==> flow/design.v <==
module frameSize
(
	input	sp, isStuff, reset,
	output reg [9:0] size
);
	initial begin
		size <= 0;
	end
	always @ (posedge sp or posedge reset) begin
		if (reset)
			begin
				size <= 10'b0;
			end
		else if (~isStuff)
			begin
				size <= size + 1;
			end
	end
endmodule
# Tool chain data of frameSize
# Tool output for the design above, in the order of the flow.
# Lines are those of the file above, counted from 1.
# A cell with - has no value.
# inputs
design	frameSize
clock_port	sp
cell_library	sky130hd
corner	tt_025C_1v80

# Word level
# Source: Yosys, flattened and elaborated, memories not mapped. Widths are those after wreduce; folded enables and synchronous resets count as part of the registers. Registers that Yosys merges into a memory's read port (data or address) are not register bits. Print and check cells do not count. Equal cells are merged and count once.
# classes
addsub	1
# ops
cell	n
10-bit by 1-bit adder with 10-bit output (second input constant)	1
# word_totals
reg_bits	10
inputBits	3
out_inout_bits	10
elab_cells	2

# Depth
# Yosys ltp: most cells in a row. Word level: on the elaborated netlist, between registers, memories and ports. Mapped: between sequential cells and ports; inverters and the memories' decode and read muxes count.
# logic_depth
word_depth	1
abc_area	0
mapped_depth	3
ltp_nobuf	3

# After synthesis
# The flow's flattened synthesis, as Yosys stat reports it; memories are mapped. The netlist is that of the ABC_AREA named above (0 if unset); the other value can give another one.
# The area totals of this step are shown rounded.
# by_type
type	n	type_area_um2
sky130_fd_sc_hd__dfrtp_1	10	250.24
sky130_fd_sc_hd__xnor2_1	6	52.55
sky130_fd_sc_hd__xor2_1	3	26.275
sky130_fd_sc_hd__nand4b_4	1	23.773
sky130_fd_sc_hd__nand3_1	4	20.019
sky130_fd_sc_hd__nor3_2	2	20.019
sky130_fd_sc_hd__ha_1	1	12.512
sky130_fd_sc_hd__mux2_2	1	11.261
sky130_fd_sc_hd__and4b_1	1	10.01
sky130_fd_sc_hd__nand2_1	2	7.507
sky130_fd_sc_hd__and3_1	1	6.256
sky130_fd_sc_hd__nand2b_1	1	6.256
sky130_fd_sc_hd__nand4_1	1	6.256
sky130_fd_sc_hd__nor2b_1	1	6.256
sky130_fd_sc_hd__inv_1	1	3.754
sky130_fd_sc_hd__nor2_1	1	3.754
# mapped
stdcells	37
synth_area_um2	470
seq_area_um2	250
ff_cells	10
n_buf	0

# Worst setup path after synthesis
# OpenSTA on the mapped netlist: ideal clock, no wires. The path of least setup slack (recovery checks aside). Input and output delay are each 20% of the period. Register names are those of the netlist, which keeps one name where synthesis merged equal registers.
# synth_path
kind	register to register
startpoint	reg size[0]
endpoint	reg size[1]
period_ns	1.62
setup_time_ns	0.125
t_first_pin_ns	0.000
t_arrival_ns	0.978
required_ns	1.495
setup_slack_ns	0.517
delay_ns	1.103
stages	3
path_buffers	0
period_less_setup_slack_ns	1.103
# "delay_ns" = arrival - input delay + setup time.
# "stages" counts driving pins, that of a launching flip-flop among them; a cell with two outputs on the path counts twice.
# "period_less_setup_slack_ns" is the clock period less the worst setup slack; recovery checks do not enter. This is arithmetic on one report: input and output delays are still those of the set period (20% each).
# Between the ends stands the longest chain of elaborated cells between them, by number of cells; it is not shown to be the way that was timed. Of several equally long chains one is given.
# Each line given opens the expression or statement behind the cell; cells for indexed reads and writes are added by Yosys, which also makes memories of some case tables.
# synth_via
cell_sequence	sky130_fd_sc_hd__dfrtp_1 > sky130_fd_sc_hd__ha_1 > sky130_fd_sc_hd__mux2_2
elab_chain_cells	1
cells_between	1
cone_lines	1
classes_between	add/sub: 1
# synth_lines
item	line_no	rtl
start, declared	4	output reg [9:0] size
start, assigned	12	size <= 10'b0;
start, assigned	16	size <= size + 1;
10-bit by 1-bit adder with 10-bit output	16
end, assigned	12
end, assigned	16
end, declared	4

# Worst path after layout
# From the final timing report of stored run 2: the path of least setup slack in the routed layout; clock arrival at registers is part of the times.
# layout_path
kind	register to register
startpoint	reg size[1]
endpoint	reg size[1]
period_ns	0.912
setup_time_ns	0.11
t_first_pin_ns	0.26
t_arrival_ns	1.26
required_ns	1.06
setup_slack_ns	-0.20
stages	4
path_buffers	1
# Between the ends stands the longest chain of elaborated cells between them, by number of cells; it is not shown to be the way that was timed. Of several equally long chains one is given.
# layout_via
cell_sequence	sky130_fd_sc_hd__dfrtp_1 > sky130_fd_sc_hd__buf_6 > sky130_fd_sc_hd__ha_4 > sky130_fd_sc_hd__mux2_4
elab_chain_cells	1
cells_between	1
cone_lines	1
classes_between	add/sub: 1
# layout_lines
item	line_no	rtl
start, declared	4	output reg [9:0] size
start, assigned	12	size <= 10'b0;
start, assigned	16	size <= size + 1;
10-bit by 1-bit adder with 10-bit output	16
end, assigned	12
end, assigned	16
end, declared	4

# Record of 2 stored runs of the RTL-to-layout flow on frameSize, platform sky130hd. The runs are unordered. Constraints: input delay and output delay 20% of the set period each, output load 0.01 pF.
# "timing.worst_path_ns" = time allowed to the worst setup path (clock period - input delay - output delay, where it has them) - its slack; a late launch clock adds to it, a late capture clock takes from it.
# "totalPower_mw": no workload was simulated; the value follows from the tool's default switching activity.
# The measured numbers are rounded.
# A setting shown as -- is not set for that run.
# Among the results, -- means that no value is shown for the run.
run name	period_ns	CORE_UTILIZATION	PLACE_DENSITY	GPL_ROUTABILITY_DRIVEN	CTS_CLUSTER_DIAMETER	MAX_ROUTING_LAYER	CAP_MARGIN	CORE_MARGIN	SLEW_MARGIN	PLACE_DENSITY_LB_ADDON	CELL_PAD_IN_SITES_DETAIL_PLACEMENT	TNS_END_PERCENT	CTS_CLUSTER_SIZE	timing.worst_path_ns	timing.worst_path_kind	setup_tns_ns	layout_stdcell_area_um2	final_die_area_um2	totalPower_mw	synthesis_area_um2	setup_ws_ns
stored run 1	1.78	54	0.56	1	41	met5	20	2	20	--	--	--	--	--	--	--	--	--	--	--	--
stored run 2	0.912	22	--	--	157	met5	20	2	30	0.09	1	50	16	1.11	register to register	-1.9	830	2500	2.5	470	-0.20
# Stored run 1: unfinished; error PDN-0185 in floorplanning
