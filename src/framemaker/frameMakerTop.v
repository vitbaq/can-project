==> flow/design.v <==
module frameMakerTop (samplePoint, canRX, frameReady, isError, endOverload, isStart);
	input wire samplePoint, canRX,  frameReady, isError;
	output wire endOverload, isStart;
	wire isOverloadFromInterframe;
	interFrameSpace ifs (samplePoint, canRX, frameReady, endOverload, isOverloadFromInterframe, isStart);
	overload ov (samplePoint, canRX, isOverloadFromInterframe, isError, endOverload);
endmodule
module interFrameSpace (samplePoint, canRX, frameReady, endOverload, isOverload, isStart);
	input wire samplePoint, canRX, frameReady, endOverload;
	output wire isOverload, isStart;
	parameter bit1_intermission = 0, bit2_intermission = 1, bit3_intermission = 2, bus_idle = 3;
	reg [2:0]state = bus_idle;
	reg isOverload0 = 0, isStart0 = 0, hey0 = 0;
	assign isOverload = isOverload0;
	assign isStart = isStart0;
	always @ (posedge samplePoint) begin
		if (frameReady == 0)begin
			state <= bit1_intermission;
			isOverload0 <= 0;
			isStart0 <= 0;
		end
		if (isOverload) begin
			isOverload0 <= 0;
		end
		if (frameReady == 1 && endOverload == 1) begin
			if (canRX == 1) begin
				state <= bit2_intermission;
				isOverload0 <= 0;
				isStart0 <= 0;
			end else begin
				state <= bit1_intermission;
				isOverload0 <= 1;
				isStart0 <= 0;
			end
		end
		if (frameReady == 1 && endOverload == 0) begin
			case (state)
				bit1_intermission:
					if (canRX == 1) begin
						state <= bit2_intermission;
						isOverload0 <= 0;
						isStart0 <= 0;
					end else begin
						state <= bit1_intermission;
						isOverload0 <= 1;
						isStart0 <= 0;
					end
				bit2_intermission:
					if (canRX == 1) begin
						state <= bit3_intermission;
						isOverload0 <= 0;
						isStart0 <= 0;
					end else begin
						state <= bit1_intermission;
						isOverload0 <= 1;
						isStart0 <= 0;
					end
				bit3_intermission:
					if (canRX == 1) begin
						state <= bus_idle;
						isOverload0 <= 0;
						isStart0 <= 0;
					end else begin
						state <= bit1_intermission;
						isOverload0 <= 0;
						isStart0 <= 1;
					end
				bus_idle:
					if (canRX == 1) begin
						state <= bus_idle;
						isOverload0 <= 0;
						isStart0 <= 0;
					end else begin
						state <= bit1_intermission;
						isOverload0 <= 0;
						isStart0 <= 1;
					end
			endcase
		end
	end
endmodule
module overload (samplePoint, canRX, isOverload, isError, endOverload);
	input wire samplePoint, canRX, isOverload, isError;
	output wire endOverload;
	parameter overload_flag = 0, overload_superposition = 1, overload_delimiter = 2;
	reg [1:0]state = overload_flag;
	reg [4:0]count = 0;
	reg endOverload0 = 0;
	reg alredyOverError = 0;
	assign endOverload = endOverload0;
	always @ (posedge samplePoint) begin
		if (endOverload0) begin
			endOverload0 <= 0;
		end
		if (isOverload == 1 || isError == 1 || alredyOverError == 1) begin
			case (state)
				overload_flag:  
					if (isOverload == 1 || alredyOverError == 1) begin
						if (canRX == 0) begin 
							if (count == 4) begin
								state <= overload_superposition;
								count <= count + 1;
							end else begin
								alredyOverError <= 1;
								count <= count + 1;
							end
						end else if (canRX == 1) begin
							alredyOverError <= 1;
							count <= 0;
							state <= overload_flag;
						end
					end else if (isError == 1 || alredyOverError == 1) begin
						if (canRX == 0) begin 
							if (count == 5) begin
								state <= overload_superposition;
								count <= count + 1;
							end else begin
								alredyOverError <= 1;
								count <= count + 1;
							end
						end else if (canRX == 1) begin
							alredyOverError <= 1;
							count <= 0;
							state <= overload_flag;
						end
					end
				overload_superposition:
					if (canRX == 0) begin 
						if (count < 11) begin
							count <= count + 1;
						end else begin
							count <= 0;
							state <= overload_flag;
						end
					end else if (canRX == 1) begin
						state <= overload_delimiter;
						count <= 1;
					end
				overload_delimiter:
					if (canRX == 1) begin 
						if (count < 7) begin
							count <= count + 1;
						end else begin
							endOverload0 <= 1;
							alredyOverError <= 0;
							state <= overload_flag;
							count <= 0;
						end
					end else if (canRX == 0) begin
						if (count == 7) begin 
							state <= overload_flag;
							count <= 1;
						end else begin
							count <= 0;
							state <= overload_flag;
						end
					end
			endcase
		end
	end
endmodule
## From RTL to reports: frameMakerTop

What the tools print for frameMakerTop, step after step.
Line numbers count from 1 in the design file above.
Operators: Yosys type, input widths -> output width; for muxes data width and select width s.
Cell names lack the library's common part.
A cell with - has no value.

| inputs | value |
|---|---|
| design top | frameMakerTop |
| clock | samplePoint |
| cell library | sky130hd |
| corner | tt_025C_1v80 |

## Word-level counts

Counts by Yosys on the flattened word-level netlist (proc, flatten, opt, wreduce; memories kept). Register bits leave out memories and registers merged into their read ports (data or address). Print and check cells are left out. Cells with the same type and inputs are merged into one.

| word-level totals | value |
|---|---|
| word-level cells | 89 |
| output and inout bits | 2 |
| register bits after elaboration | 14 |

| operators by class | value |
|---|---|
| $add $sub $neg | 1 |
| multiplexer cells | 45 |
| order comparisons | 2 |
| eq/ne operators | 17 |
| reductions and logical operators | 16 |
| bitwise operators | 1 |

Operators by type and width:

| kind | count |
|---|---|
| $mux 5 | 7 |
| $mux 2 | 12 |
| $mux 1 | 17 |
| $eq 5x3->1 const B | 3 |
| $pmux 5 s3 | 1 |
| $reduce_and 7->1 | 2 |
| $pmux 3 s3 | 1 |
| $mux 3 | 3 |
| $ne 4x4->1 const B | 2 |
| $eq 3x2->1 const B | 2 |
| $ne 3x3->1 const B | 2 |
| $reduce_and 3->1 | 2 |
| $pmux 2 s3 | 1 |
| $pmux 1 s2 | 3 |
| $add 5x1->5 const B | 1 |
| $lt 5x3->1 const B | 1 |
| $lt 5x4->1 const B | 1 |
| $logic_or 1x1->1 | 4 |
| $ne 2x2->1 const B | 2 |
| $reduce_or 2->1 | 2 |
| $ne 4x2->1 const B | 1 |
| $ne 4x3->1 const B | 1 |
| $eq 3x1->1 const B | 1 |
| $ne 3x1->1 const B | 1 |
| $logic_not 3->1 | 1 |
| $reduce_bool 3->1 | 1 |
| $logic_and 1x1->1 | 2 |
| $eq 2x1->1 const B | 1 |

Not listed: further kinds 4, cells in them 4.

## Longest topological paths

Depth = most cells in a row (Yosys ltp): at word level without a register or memory, in the mapped netlist without a sequential cell, where the memories' decode and read muxes count.

| logic depth | value |
|---|---|
| word-level depth | 6 |
| ABC_AREA | 0 |
| gate-level depth with buffers | 6 |

## Netlist

Yosys stat after the flow's synthesis: flattened, memories mapped to cells. It holds for the ABC_AREA given above (unset counts as 0); a run with the other value may have another netlist.
Totals and module areas in this step are rounded.

| synthesis totals | value |
|---|---|
| standard cells after synthesis | 89 |
| mapped flip-flops | 14 |
| mapped area | 860 um2 |

Cells by type:

| cell | count | total area (um2) |
|---|---|---|
| edfxtp_1 | 8 | 240.23 |
| dfxtp_1 | 6 | 120.115 |
| ha_1 | 7 | 87.584 |
| nor2_1 | 15 | 56.304 |
| a21oi_1 | 7 | 35.034 |
| inv_1 | 6 | 22.522 |
| nor3b_1 | 3 | 22.522 |
| nand3_1 | 4 | 20.019 |
| nor2_8 | 1 | 20.019 |
| nand2_1 | 5 | 18.768 |
| xnor2_1 | 2 | 17.517 |
| a41oi_2 | 1 | 16.266 |
| o211ai_1 | 2 | 15.014 |
| o21a_1 | 2 | 15.014 |
| a22oi_2 | 1 | 12.512 |
| nand2b_1 | 2 | 12.512 |
| and4_4 | 1 | 11.261 |
| buf_6 | 1 | 11.261 |

Not listed: further types 13, cells in them 15.
By module: a second synthesis without flattening, with its own total; a netlist apart from the flattened one above.

| unflattened totals | value |
|---|---|
| cell total of the unflattened synthesis | 83 |
| area (unflattened synthesis) | 810 um2 |

Each row is one instance without its submodules.

Modules:

| module | times used | area (um2) | sequential area (um2) | cells |
|---|---|---|---|---|
| overload | 1 | 630 | 260 | 62 |
| interFrameSpace | 1 | 190 | 100 | 21 |
| frameMakerTop | 1 | 0.0 | 0.0 | 0 |

## Worst setup path after synthesis

Source: OpenSTA report_checks on the synthesized netlist (no wires, ideal clock, input and output delay 20% of the period each), path of least setup slack; recovery checks are left aside. Register names are those of the netlist, which keeps one name where synthesis merged equal registers.

| path after synthesis | value |
|---|---|
| kind | flip-flop to flip-flop |
| from | register ov.count[0] |
| to | register ov.alredyOverError |
| period | 1.55 ns |
| slack | 0.026 ns |
| path delay | 1.524 ns |
| stages | 6 |
| arrival time | 1.220 ns |
| path buffers | 0 |
| synthesis period reached | 1.524 ns |

"path delay" is the arrival time less input delay plus setup time.
"stages": output pins that drive a net of the path, with the launching flip-flop's if there is one; two outputs of one cell count as two.
"synthesis period reached" = period - worst setup slack (recovery checks aside). The figure is calculated, with input and output delays left at 20% of the set period.
Between the ends stands the longest chain of elaborated cells between them, by number of cells; it is not shown to be the way that was timed. Of several equally long chains one is given.
Each line given opens the expression or statement behind the cell; cells for indexed reads and writes are added by Yosys, which also makes memories of some case tables.
At most two assigning lines are given for a register; there are more.
Only ways into the end's enable, where the timed path ends, are counted here.

| on the way, after synthesis | value |
|---|---|
| path through | edfxtp_1 ha_1 nor3b_1 o211ai_1 o211ai_1 a21oi_1 |
| cells in the longest elaborated chain | 3 |
| elaborated cells on any way between the ends | 7 |
| those cells by class | 1 x compare; 5 x eq/ne; 1 x reduce/logical |

Ends and longest elaborated chain, after synthesis:

| element | RTL line | text |
|---|---|---|
| start, declared | 87 | `reg [4:0]count = 0;` |
| start, assigned | 102 | `count <= count + 1;` |
| start, assigned | 105 | `count <= count + 1;` |
| $lt 5x3->1 | 141 | `if (count < 7) begin` |
| $ne 2x2->1 | - |  |
| $reduce_and 7->1 | - |  |
| end, assigned | 122 | `alredyOverError <= 1;` |
| end, assigned | 145 | `alredyOverError <= 0;` |
| end, declared | 89 | `reg alredyOverError = 0;` |

## Path in the finished layout

Path of least setup slack in the final report of run A (OpenROAD, finished layout, wires in). Where an end is a register, its clock arrival counts in the times.

| path post-layout | value |
|---|---|
| kind | flip-flop to flip-flop |
| from | register ov.count[0] |
| to | register ov.state[1] |
| stages | 7 |
| period | 1.07 ns |
| slack | -0.55 ns |
| arrival time | 1.64 ns |
| path buffers | 2 |

Between the ends stands the longest chain of elaborated cells between them, by number of cells; it is not shown to be the way that was timed. Of several equally long chains one is given.
At most two assigning lines are given for a register; there are more.
Only ways into the end's enable, where the timed path ends, are counted here.

| on the way, post-layout | value |
|---|---|
| path through | edfxtp_1 buf_4 buf_6 a21o_2 a21oi_4 a21oi_1 o21a_1 |
| cells in the longest elaborated chain | 3 |
| elaborated cells on any way between the ends | 9 |
| those cells by class | 2 x compare; 6 x eq/ne; 1 x reduce/logical |

Ends and longest elaborated chain, post-layout:

| element | RTL line | text |
|---|---|---|
| start, declared | 87 | `reg [4:0]count = 0;` |
| start, assigned | 102 | `count <= count + 1;` |
| start, assigned | 105 | `count <= count + 1;` |
| $lt 5x3->1 | 141 | `if (count < 7) begin` |
| $ne 3x3->1 | - |  |
| $reduce_and 7->1 | - |  |
| end, assigned | 136 | `state <= overload_delimiter;` |
| end, assigned | 146 | `state <= overload_flag;` |
| end, declared | 86 | `reg [1:0]state = overload_flag;` |

Hand-over note for frameMakerTop

Stored flow runs of frameMakerTop (2 of them; Yosys, OpenROAD, sky130hd). They differ in their settings and are not a sequence. Constraints: input delay and output delay 20% of the set period each, output load 0.01 pF.
"period reached": clock period set for the run, less the worst setup slack. It is reckoned from that one timing run; input and output delays stay at 20% of the period that was set.
"time used up by the worst setup path": the worst setup path's part of the clock period (all of it between registers, 20% less for each end at a port) less its slack. A launch clock that arrives late makes it longer, a capture clock that arrives late makes it shorter.
"total power after layout" is the tool's figure for a default switching activity; nothing was simulated.
Values from the reports are rounded here.

#### Run A

| setting | value |
|---|---|
| period_ns | `1.07` |
| CORE_UTILIZATION | `25` |
| SETUP_SLACK_MARGIN | `0.31` |
| CORE_ASPECT_RATIO | `1.43` |
| CORE_MARGIN | `7` |
| CELL_PAD_IN_SITES_GLOBAL_PLACEMENT | `0` |
| TNS_END_PERCENT | `30` |
| GPL_TIMING_DRIVEN | `0` |
| GPL_ROUTABILITY_DRIVEN | `1` |
| SLEW_MARGIN | `15` |
| MAX_ROUTING_LAYER | `met5` |
| CAP_MARGIN | `20` |

| result | value |
|---|---|
| area of the synthesized netlist | 860 um2 |
| standard-cell area of the final layout | 1,200 um2 |
| time used up by the worst setup path | 1.62 ns |
| critical path type | flip-flop to flip-flop |
| lowest setup slack | -0.55 ns |
| utilization after routing | 36% |
| period reached | 1.625 ns |
| total power after layout | 3,200 µW |
| total die area | 5,300 um2 |
| sum of negative setup slack | -4.2 ns |

#### Run B

| setting | value |
|---|---|
| period_ns | `2.13` |
| CORE_UTILIZATION | `65` |
| SETUP_SLACK_MARGIN | `0.12` |
| PLACE_DENSITY | `0.49` |
| CELL_PAD_IN_SITES_DETAIL_PLACEMENT | `0` |
| GPL_ROUTABILITY_DRIVEN | `1` |
| CTS_CLUSTER_SIZE | `89` |
| SLEW_MARGIN | `5` |
| CAP_MARGIN | `20` |
| CORE_MARGIN | `2` |

| result | value |
|---|---|
| area of the synthesized netlist | 860 um2 |
| standard-cell area of the final layout | 950 um2 |
| time used up by the worst setup path | 1.65 ns |
| critical path type | flip-flop to flip-flop |
| lowest setup slack | 0.48 ns |
| utilization after routing | 75% |
| period reached | 1.648 ns |
| total power after layout | 1,200 µW |
| total die area | 1,600 um2 |
| sum of negative setup slack | 0.000 ns |

End of note.
