==> flow/design.v <==
module frameStorage
(
	input	sp, CAN_RX, isStuff, reset,
	output reg [589:0] frame
);
	initial begin
		frame = 0;
	end
	always @ (posedge sp or posedge reset) begin
		if (reset)
			begin
				frame = 0;
			end
		else if (~isStuff)
			begin
				frame = frame << 1;
				frame = frame + CAN_RX;
			end
	end
endmodule
### Step by step through the tools: frameStorage

What the tools print for frameStorage, step after step.
Lines are those of the file above, counted from 1.
Operators carry their Yosys type and port widths (W data, S select, Z words).
Library cell names are shortened.
The mark -- stands for no value.

| inputs | value |
|---|---|
| design top | frameStorage |
| clock port | sp |
| library | sky130hd |
| corner | tt_025C_1v80 |

### After elaboration

Counts by Yosys on the flattened word-level netlist (proc, flatten, opt, wreduce; memories kept). Register bits leave out memories and registers merged into their read ports (data or address); mux counts leave out enables and synchronous resets folded into registers. Print and check cells are left out. Cells with the same type and inputs are merged into one.

| cells by class | value |
|---|---|
| add/subtract/negate cells | 1 |

Operators by type and width:

| operator | number |
|---|---|
| $add A590 B1 Y590 | 1 |

| storage and ports | value |
|---|---|
| output and inout port bits | 590 |
| bits in registers | 590 |
| cells after elaboration | 2 |

### Depth

Yosys ltp: most cells in a row. Word level: on the elaborated netlist, between registers, memories and ports. Mapped: between sequential cells and ports; inverters and the memories' decode and read muxes count.

| logic depth | value |
|---|---|
| depth in word-level cells | 1 |
| ABC_AREA | 0 |
| mapped depth | 5 |
| mapped depth without buffers | 1 |

### After synthesis

The flow's flattened synthesis, as Yosys stat reports it; memories are mapped. The netlist is that of the ABC_AREA named above (0 if unset); the other value can give another one.
The area totals of this step are shown rounded.

| synthesis totals | value |
|---|---|
| cell area after synthesis | 22,300 um^2 |
| cell count | 1,247 |
| flip-flop cells | 590 |

Cells by type:

| type | number | area in all (um^2) |
|---|---|---|
| dfrtp_1 | 590 | 1.48E+04 |
| mux2_2 | 490 | 5.52E+03 |
| mux2_4 | 100 | 1,501.44 |
| buf_4 | 40 | 300.288 |
| buf_6 | 12 | 135.13 |
| buf_2 | 14 | 70.067 |
| inv_1 | 1 | 3.754 |

### Timing after synthesis

Source: OpenSTA report_checks on the synthesized netlist (no wires, ideal clock, input and output delay 20% of the period each), path of least setup slack; recovery checks are left aside. Register names are those of the netlist, which keeps one name where synthesis merged equal registers.

| timing path post-synthesis | value |
|---|---|
| path kind | input -> register |
| start | input port isStuff |
| end | register frame[292] |
| stages | 5 |
| path delay | 0.971 ns |
| path buffers | 4 |
| launch time at the first pin | 0.240 ns |
| arrival time | 1.086 ns |
| setup slack | -0.011 ns |
| clock period | 1.2 ns |
| period reached after synthesis | 1.211 ns |

"path delay" = arrival - input delay + setup time.
"stages": output pins that drive a net of the path, with the launching flip-flop's if there is one; two outputs of one cell count as two.
"period reached after synthesis" = period - worst setup slack (recovery checks aside). The figure is calculated, with input and output delays left at 20% of the set period.
A register here has more assigning lines than the two given.

| between the ends, post-synthesis | value |
|---|---|
| cell sequence | buf_2 > buf_6 > buf_6 > buf_6 > mux2_4 |
| cells in the longest elaborated chain | 0 |

RTL lines, path post-synthesis:

| what | line | text |
|---|---|---|
| start, declared | 3 | `input sp, CAN_RX, isStuff, reset,` |
| end, assigned | 16 | `frame = frame << 1;` |
| end, assigned | 17 | `frame = frame + CAN_RX;` |
| end, declared | 4 | `output reg [589:0] frame` |

### Worst path after layout

From the final timing report of entry A: the path of least setup slack in the routed layout; clock arrival at registers is part of the times.

| timing path post-layout | value |
|---|---|
| path kind | register -> output |
| start | register frame[118] |
| end | output port frame[118] |
| launch time at the first pin | 0.58 ns |
| path buffers | 1 |
| clock period | 1.49 ns |
| stages | 2 |
| arrival time | 1.28 ns |
| setup slack | -0.09 ns |
| output delay | 0.30 ns |

A register here has more assigning lines than the two given.

| between the ends, post-layout | value |
|---|---|
| cell sequence | dfrtp_1 > clkdlybuf4s15_2 |
| cells in the longest elaborated chain | 0 |

RTL lines, path post-layout:

| what | line | text |
|---|---|---|
| start, declared | 4 | `output reg [589:0] frame` |
| start, assigned | 16 | `frame = frame << 1;` |
| start, assigned | 17 | `frame = frame + CAN_RX;` |
| end, declared | 4 |  |

Data sheet: physical implementation of frameStorage

Top module frameStorage; platform sky130hd; tools Yosys and OpenROAD; 2 stored runs in no particular order. Input and output delays are each 20% of the period that was set; the output load is 0.01 pF.
By "clock period reached" is meant the clock period of the run minus its worst setup slack. This is arithmetic on one report: input and output delays are still those of the set period (20% each).
"time of the worst setup path" means the part of the period allowed to the worst setup path (the constraints hold back 20% at inputs and 20% at outputs) less its slack; where the path has registers, the arrival times of their clocks count too.
"power consumption" rests on the timing tool's default activity at the inputs, not on a simulated workload.
Measured values are rounded.
Among the settings, n/a means not set for that run.

| stored run | period_ns | CORE_UTILIZATION | PLACE_DENSITY_LB_ADDON | CORE_ASPECT_RATIO | CORE_MARGIN | TNS_END_PERCENT | ABC_AREA | GPL_TIMING_DRIVEN | CAP_MARGIN | SLEW_MARGIN | SETUP_SLACK_MARGIN | PLACE_DENSITY | CELL_PAD_IN_SITES_GLOBAL_PLACEMENT | CTS_CLUSTER_DIAMETER | standard-cell area of the final layout (um^2) | post-route setup TNS (ns) | area of the synthesized netlist (um^2) | full die area (um^2) | power consumption (mW) | clock period reached (ns) | worst slack on setup checks (ns) | utilization in the final report (%) | time of the worst setup path (ns) | worst setup path type |
|---|---|---|---|---|---|---|---|---|---|---|---|---|---|---|---|---|---|---|---|---|---|---|---|---|
| entry A | 1.49 | 61 | 0.26 | 1.59 | 7 | 5 | 0 | 0 | 20 | 20 | n/a | n/a | n/a | n/a | 29,500 | -0.749 | 22,300 | 42,200 | 33.9 | 1.579 | -0.089 | 81.7 | 1.28 | register -> output |
| entry B | 1.66 | 31 | n/a | 0.66 | 2 | n/a | n/a | 0 | 20 | 20 | 0.29 | 0.55 | 1 | 261 | 33,000 | 0.000 | 22,300 | 74,100 | 31.6 | 1.592 | 0.068 | 46.6 | 1.26 | register -> output |
